==> flow/design.v <==
`timescale 1ns / 1ps
module Cordic_Machine(clock_pulse, x_input, y_input, z_input, x_output, y_output, z_output, flag);
	input clock_pulse;
	parameter fractional_bit = 22;
	parameter iteration_number = 22;
	input signed [fractional_bit+2:0] x_input;
	input signed [fractional_bit+2:0] y_input;
	input signed [fractional_bit+2:0] z_input;
	output signed [fractional_bit+2:0] x_output;
	output signed [fractional_bit+2:0] y_output;
	output signed [fractional_bit+2:0] z_output;
	output flag;  
	reg [fractional_bit+2:0] x_temp_result;
	reg [fractional_bit+2:0] y_temp_result;
	reg [fractional_bit+2:0] z_temp_result;
	reg [5:0] counter;  
	reg signed [fractional_bit+2:0] LUT_Atan [iteration_number:0];
	initial
		begin
			counter = 0;
			LUT_Atan[00] = 25'b000_0010000000000000000000;    
			LUT_Atan[01] = 25'b000_0001001011100100000000;   
			LUT_Atan[02] = 25'b000_0000100111111011001110;  
			LUT_Atan[03] = 25'b000_0000010100010001000100;
			LUT_Atan[04] = 25'b000_0000001010001011000011;
			LUT_Atan[05] = 25'b000_0000000101000101110101;
			LUT_Atan[06] = 25'b000_0000000010100010111101;
			LUT_Atan[07] = 25'b000_0000000001010001011111;
			LUT_Atan[08] = 25'b000_0000000000101000101111;
			LUT_Atan[09] = 25'b000_0000000000010100010111;
			LUT_Atan[10] = 25'b000_0000000000001010001011;
			LUT_Atan[11] = 25'b000_0000000000000101000101;
		   LUT_Atan[12] = 25'b000_0000000000000010100010;
		   LUT_Atan[13] = 25'b000_0000000000000001010001;
		   LUT_Atan[14] = 25'b000_0000000000000000101000;
		   LUT_Atan[15] = 25'b000_0000000000000000010100;
		   LUT_Atan[16] = 25'b000_0000000000000000001010;
		   LUT_Atan[17] = 25'b000_0000000000000000000101;
		   LUT_Atan[18] = 25'b000_0000000000000000000010;
		   LUT_Atan[19] = 25'b000_0000000000000000000001;
		   LUT_Atan[20] = 25'b000_0000000000000000000000;
		   LUT_Atan[21] = 25'b000_0000000000000000000000;
		   LUT_Atan[22] = 25'b000_0000000000000000000000;
		end
	always @(posedge clock_pulse) 
		begin
			if (counter == 0) 
				begin
					x_temp_result <= x_input;
					y_temp_result <= y_input;
					z_temp_result <= z_input;
					counter <= counter +1;
				end
			else 
				begin
					x_temp_result <= z_temp_result[fractional_bit+2] ? x_temp_result + (y_temp_result >>> (counter-1))
																					 : x_temp_result - (y_temp_result >>> (counter-1));
					y_temp_result <= z_temp_result[fractional_bit+2] ? y_temp_result - (x_temp_result >>> (counter-1))
																					 : y_temp_result + (x_temp_result >>> (counter-1));
					z_temp_result <= z_temp_result[fractional_bit+2] ? z_temp_result + LUT_Atan[counter-1]
																					 : z_temp_result - LUT_Atan[counter-1];
					counter <= (counter + 1) % (iteration_number);
				end
		end
	assign flag  = (counter == iteration_number-1) ? 1: 0;
	assign x_output = x_temp_result;
	assign y_output = y_temp_result;
	assign z_output = z_temp_result;
endmodule
**Tool chain data of Cordic_Machine**

What the tools print for Cordic_Machine, step after step.
Line numbers count from 1 in the design file above.
Operators carry their Yosys type and port widths (W data, S select, Z words).
Cell names lack the library's common part.
The mark n/a stands for no value.

- Top: Cordic_Machine
- Clock input: clock_pulse
- Standard-cell library: sky130hd
- Timing corner: tt_025C_1v80

**Elaborated design**

Source: Yosys, flattened and elaborated, memories not mapped. Widths are those after wreduce; folded enables and synchronous resets count as part of the registers. Registers that Yosys merges into a memory's read port (data or address) are not register bits. Print and check cells do not count. Equal cells are merged and count once.
Yosys's memory passes give these memory sizes; they may raise the number of words (mostly to a power of two), join words into wider ones and drop unused or constant bits.

- Register bits after elaboration: 81
- Memory bits (read-only): 460
- Memories: 1
- Output and inout port bits: 76

Memories:

| name | depth | bits a word | rd ports | wr ports | line | source |
|---|---|---|---|---|---|---|
| LUT_Atan | 23 | 20 | 1 | 0 | 17 | `reg signed [fractional_bit+2:0] LUT_Atan [iteration_number:0];` |

- Divide/modulo/power cells: 1
- Muxes and demuxes: 8
- Add/subtract/negate cells: 8
- Eq/ne operators: 1
- Shift-type cells: 2
- Reduce/logical cells: 1

Operators by type and width:

| operator | number |
|---|---|
| $mod A32 B5 Y32 const B | 1 |
| $mux W25 | 6 |
| $add A25 B25 Y25 | 3 |
| $sub A25 B25 Y25 | 3 |
| $sshr A25 B32 Y25 | 2 |
| $add A6 B1 Y7 const B | 1 |
| $sub A6 B1 Y7 const B | 1 |
| $eq A6 B5 Y1 const B | 1 |
| $logic_not A6 Y1 | 1 |
| $mux W6 | 1 |
| $mux W1 | 1 |

**Depth**

Yosys ltp: most cells in a row. Word level: on the elaborated netlist, between registers, memories and ports. Mapped: between sequential cells and ports; inverters and the memories' decode and read muxes count.

- Depth in word-level cells: 5
- ABC_AREA: 0
- Gate-level depth with buffers: 32

**After synthesis**

The flow's flattened synthesis, as Yosys stat reports it; memories are mapped. The netlist is that of the ABC_AREA named above (0 if unset); the other value can give another one.

Cells by type:

| cell | number | total area (µm²) |
|---|---|---|
| dfxtp_1 | 81 | 1.62E+03 |
| ha_1 | 84 | 1.05E+03 |
| mux4_2 | 38 | 855.821 |
| a21oi_1 | 143 | 715.686 |
| nand2_1 | 178 | 668.141 |
| xor2_1 | 73 | 639.363 |
| nor2_1 | 133 | 499.229 |
| xnor2_1 | 55 | 481.712 |
| o21ai_0 | 89 | 445.427 |
| a31oi_1 | 43 | 269.008 |
| mux2i_1 | 24 | 240.23 |
| nor3_1 | 43 | 215.206 |
| a21o_1 | 24 | 180.173 |
| inv_1 | 41 | 153.898 |
| nand3_1 | 30 | 150.144 |
| o31ai_1 | 20 | 150.144 |
| and3_1 | 22 | 137.632 |
| clkbuf_1 | 36 | 135.13 |

Not listed: further types 86, cells in them 385.

- Sequential part of the area: 0.0016216 mm²
- Standard cells after synthesis: 1,542
- Flip-flops: 81
- Chip area (Yosys): 0.0117813 mm²

**Path before layout**

Source: OpenSTA report_checks on the synthesized netlist (no wires, ideal clock, input and output delay 20% of the period each), path of least setup slack; recovery checks are left aside. Register names are those of the netlist, which keeps one name where synthesis merged equal registers.

- Kind: register to register
- From: register counter[1]
- To: register x_temp_result[22]
- Arrival time: 6,115 ps
- Setup slack: 956 ps
- Setup time: 128 ps
- Delay of the path: 6,243 ps
- Stages: 28
- Required time: 7,072 ps
- Clock period: 7,200 ps
- Time at the first pin: 0 ps
- Buffers on the path: 6
- Period reached after synthesis: 6,244 ps

"delay of the path" is the arrival time less input delay plus setup time.
"stages" counts driving pins, that of a launching flip-flop among them; a cell with two outputs on the path counts twice.
"period reached after synthesis" = period - worst setup slack (recovery checks aside). The figure is calculated, with input and output delays left at 20% of the set period.
Between the ends stands the longest chain of elaborated cells between them, by number of cells; it is not shown to be the way that was timed. Of several equally long chains one is given.
Each line given opens the expression or statement behind the cell; cells for indexed reads and writes are added by Yosys, which also makes memories of some case tables.

- Path through: dfxtp_1 > buf_2 > clkbuf_1 > inv_1 > ha_1 > buf_4 > buf_6 > buf_2 > buf_2 > mux4_2 > nand2_1 > a21oi_1 > nor2_1 > or4_1 > ha_1 > nand2_1 > o21ai_0 > fa_1 > a21o_1 > a2111oi_0 > a22oi_1 > a221oi_1 > o31ai_1 > nand2_1 > nand2_1 > a31oi_1 > xor2_1 > o21ai_0
- Cells in the longest elaborated chain: 5
- Elaborated cells between the ends (all ways): 7
- Classes of those cells: add/sub (3); shift (1); mux (2); reduce/logical (1)

RTL lines, path after synthesis:

| element | line | source |
|---|---|---|
| start: declaration | 16 | `reg [5:0] counter;` |
| start: assignment | 52 | `counter <= counter +1;` |
| start: assignment | 62 | `counter <= (counter + 1) % (iteration_number);` |
| $sub A6 B1 Y7 | 57 | `: x_temp_result - (y_temp_result >>> (counter-1));` |
| $sshr A25 B32 Y25 | 57 |  |
| $sub A25 B25 Y25 | 57 |  |
| $mux W25 | 56 | `x_temp_result <= z_temp_result[fractional_bit+2] ? x_temp_result + (y_temp_result >>> (counter-1))` |
| $mux W25 | 47 | `if (counter == 0)` |
| end: assignment | 49 | `x_temp_result <= x_input;` |
| end: assignment | 56 |  |
| end: declaration | 13 | `reg [fractional_bit+2:0] x_temp_result;` |

**Timing after layout**

From the final timing report of entry A: the path of least setup slack in the routed layout; clock arrival at registers is part of the times.
The path's times are printed in steps of 10 ps; the period is the one set.

- Kind: register to register
- From: register counter[1]
- To: register y_temp_result[24]
- Arrival time: 6,650 ps
- Buffers on the path: 4
- Stages: 26
- Clock period: 5,280 ps
- Setup time: 130 ps
- Time at the first pin: 420 ps
- Setup slack: -1,070 ps
- Required time: 5,580 ps

Between the ends stands the longest chain of elaborated cells between them, by number of cells; it is not shown to be the way that was timed. Of several equally long chains one is given.

- Path through: dfxtp_2 > inv_2 > buf_4 > ha_4 > or4b_4 > buf_12 > o211ai_1 > a31oi_2 > o221ai_4 > o211ai_1 > buf_4 > nor2_1 > nor2_1 > xor2_1 > ha_1 > o21a_1 > o2111a_1 > o41ai_1 > buf_4 > a311oi_4 > a41oi_2 > a21oi_2 > a31oi_2 > o21ai_1 > xnor2_1 > a21oi_2
- Cells in the longest elaborated chain: 5
- Elaborated cells between the ends (all ways): 7
- Classes of those cells: add/sub (3); shift (1); mux (2); reduce/logical (1)

RTL lines, path after layout:

| element | line | source |
|---|---|---|
| start: declaration | 16 | `reg [5:0] counter;` |
| start: assignment | 52 | `counter <= counter +1;` |
| start: assignment | 62 | `counter <= (counter + 1) % (iteration_number);` |
| $sub A6 B1 Y7 | 59 | `: y_temp_result + (x_temp_result >>> (counter-1));` |
| $sshr A25 B32 Y25 | 59 |  |
| $add A25 B25 Y25 | 59 |  |
| $mux W25 | 58 | `y_temp_result <= z_temp_result[fractional_bit+2] ? y_temp_result - (x_temp_result >>> (counter-1))` |
| $mux W25 | 47 | `if (counter == 0)` |
| end: assignment | 50 | `y_temp_result <= y_input;` |
| end: assignment | 58 |  |
| end: declaration | 14 | `reg [fractional_bit+2:0] y_temp_result;` |

Lab notebook: Cordic_Machine

Cordic_Machine through Yosys and OpenROAD on sky130hd: 2 stored runs, unordered, with their settings and measured results. The constraints put input and output delay at 20% of the set period each and load the outputs with 0.01 pF.
"achieved clock period": clock period set for the run, less the worst setup slack. It is reckoned from that one timing run; input and output delays stay at 20% of the period that was set.
"worst setup path time": the worst setup path's part of the clock period (all of it between registers, 20% less for each end at a port) less its slack. A launch clock that arrives late makes it longer, a capture clock that arrives late makes it shorter.
"total power of the final layout": no workload was simulated; the value follows from the tool's default switching activity.
"worst setup path time" is given in steps of 10 ps.

### Entry A

Settings: `period_ns=5.28`, `CORE_UTILIZATION=28`, `CORE_ASPECT_RATIO=1.84`, `CORE_MARGIN=6`, `CELL_PAD_IN_SITES_DETAIL_PLACEMENT=2`, `TNS_END_PERCENT=55`, `CAP_MARGIN=15`, `SLEW_MARGIN=20`

- Chip area after synthesis (Yosys): 0.0117813 mm²
- Overall die area: 0.0473738 mm²
- Area of the standard cells in the finished layout: 0.0195137 mm²
- Post-route utilization: 0.472
- Setup slack of the worst path: -1,072 ps
- Final setup TNS: -24,597 ps
- Total power of the final layout: 5.985 mW
- Achieved clock period: 6,352 ps
- Worst setup path time: 6,350 ps
- Class of the worst setup path: register to register

### Entry B

Settings: `period_ns=11.1`, `CORE_UTILIZATION=24`, `SETUP_SLACK_MARGIN=0.31`, `CORE_MARGIN=8`, `CELL_PAD_IN_SITES_GLOBAL_PLACEMENT=2`, `CELL_PAD_IN_SITES_DETAIL_PLACEMENT=2`, `TNS_END_PERCENT=100`, `GPL_TIMING_DRIVEN=0`, `GPL_ROUTABILITY_DRIVEN=1`, `CTS_CLUSTER_DIAMETER=179`, `CAP_MARGIN=20`, `SLEW_MARGIN=10`

- Chip area after synthesis (Yosys): 0.0117813 mm²
- Overall die area: 0.0564348 mm²
- Area of the standard cells in the finished layout: 0.0144601 mm²
- Post-route utilization: 0.297
- Setup slack of the worst path: 2,056 ps
- Final setup TNS: 0 ps
- Total power of the final layout: 1.950 mW
- Achieved clock period: 9,044 ps
- Worst setup path time: 9,040 ps
- Class of the worst setup path: register to register
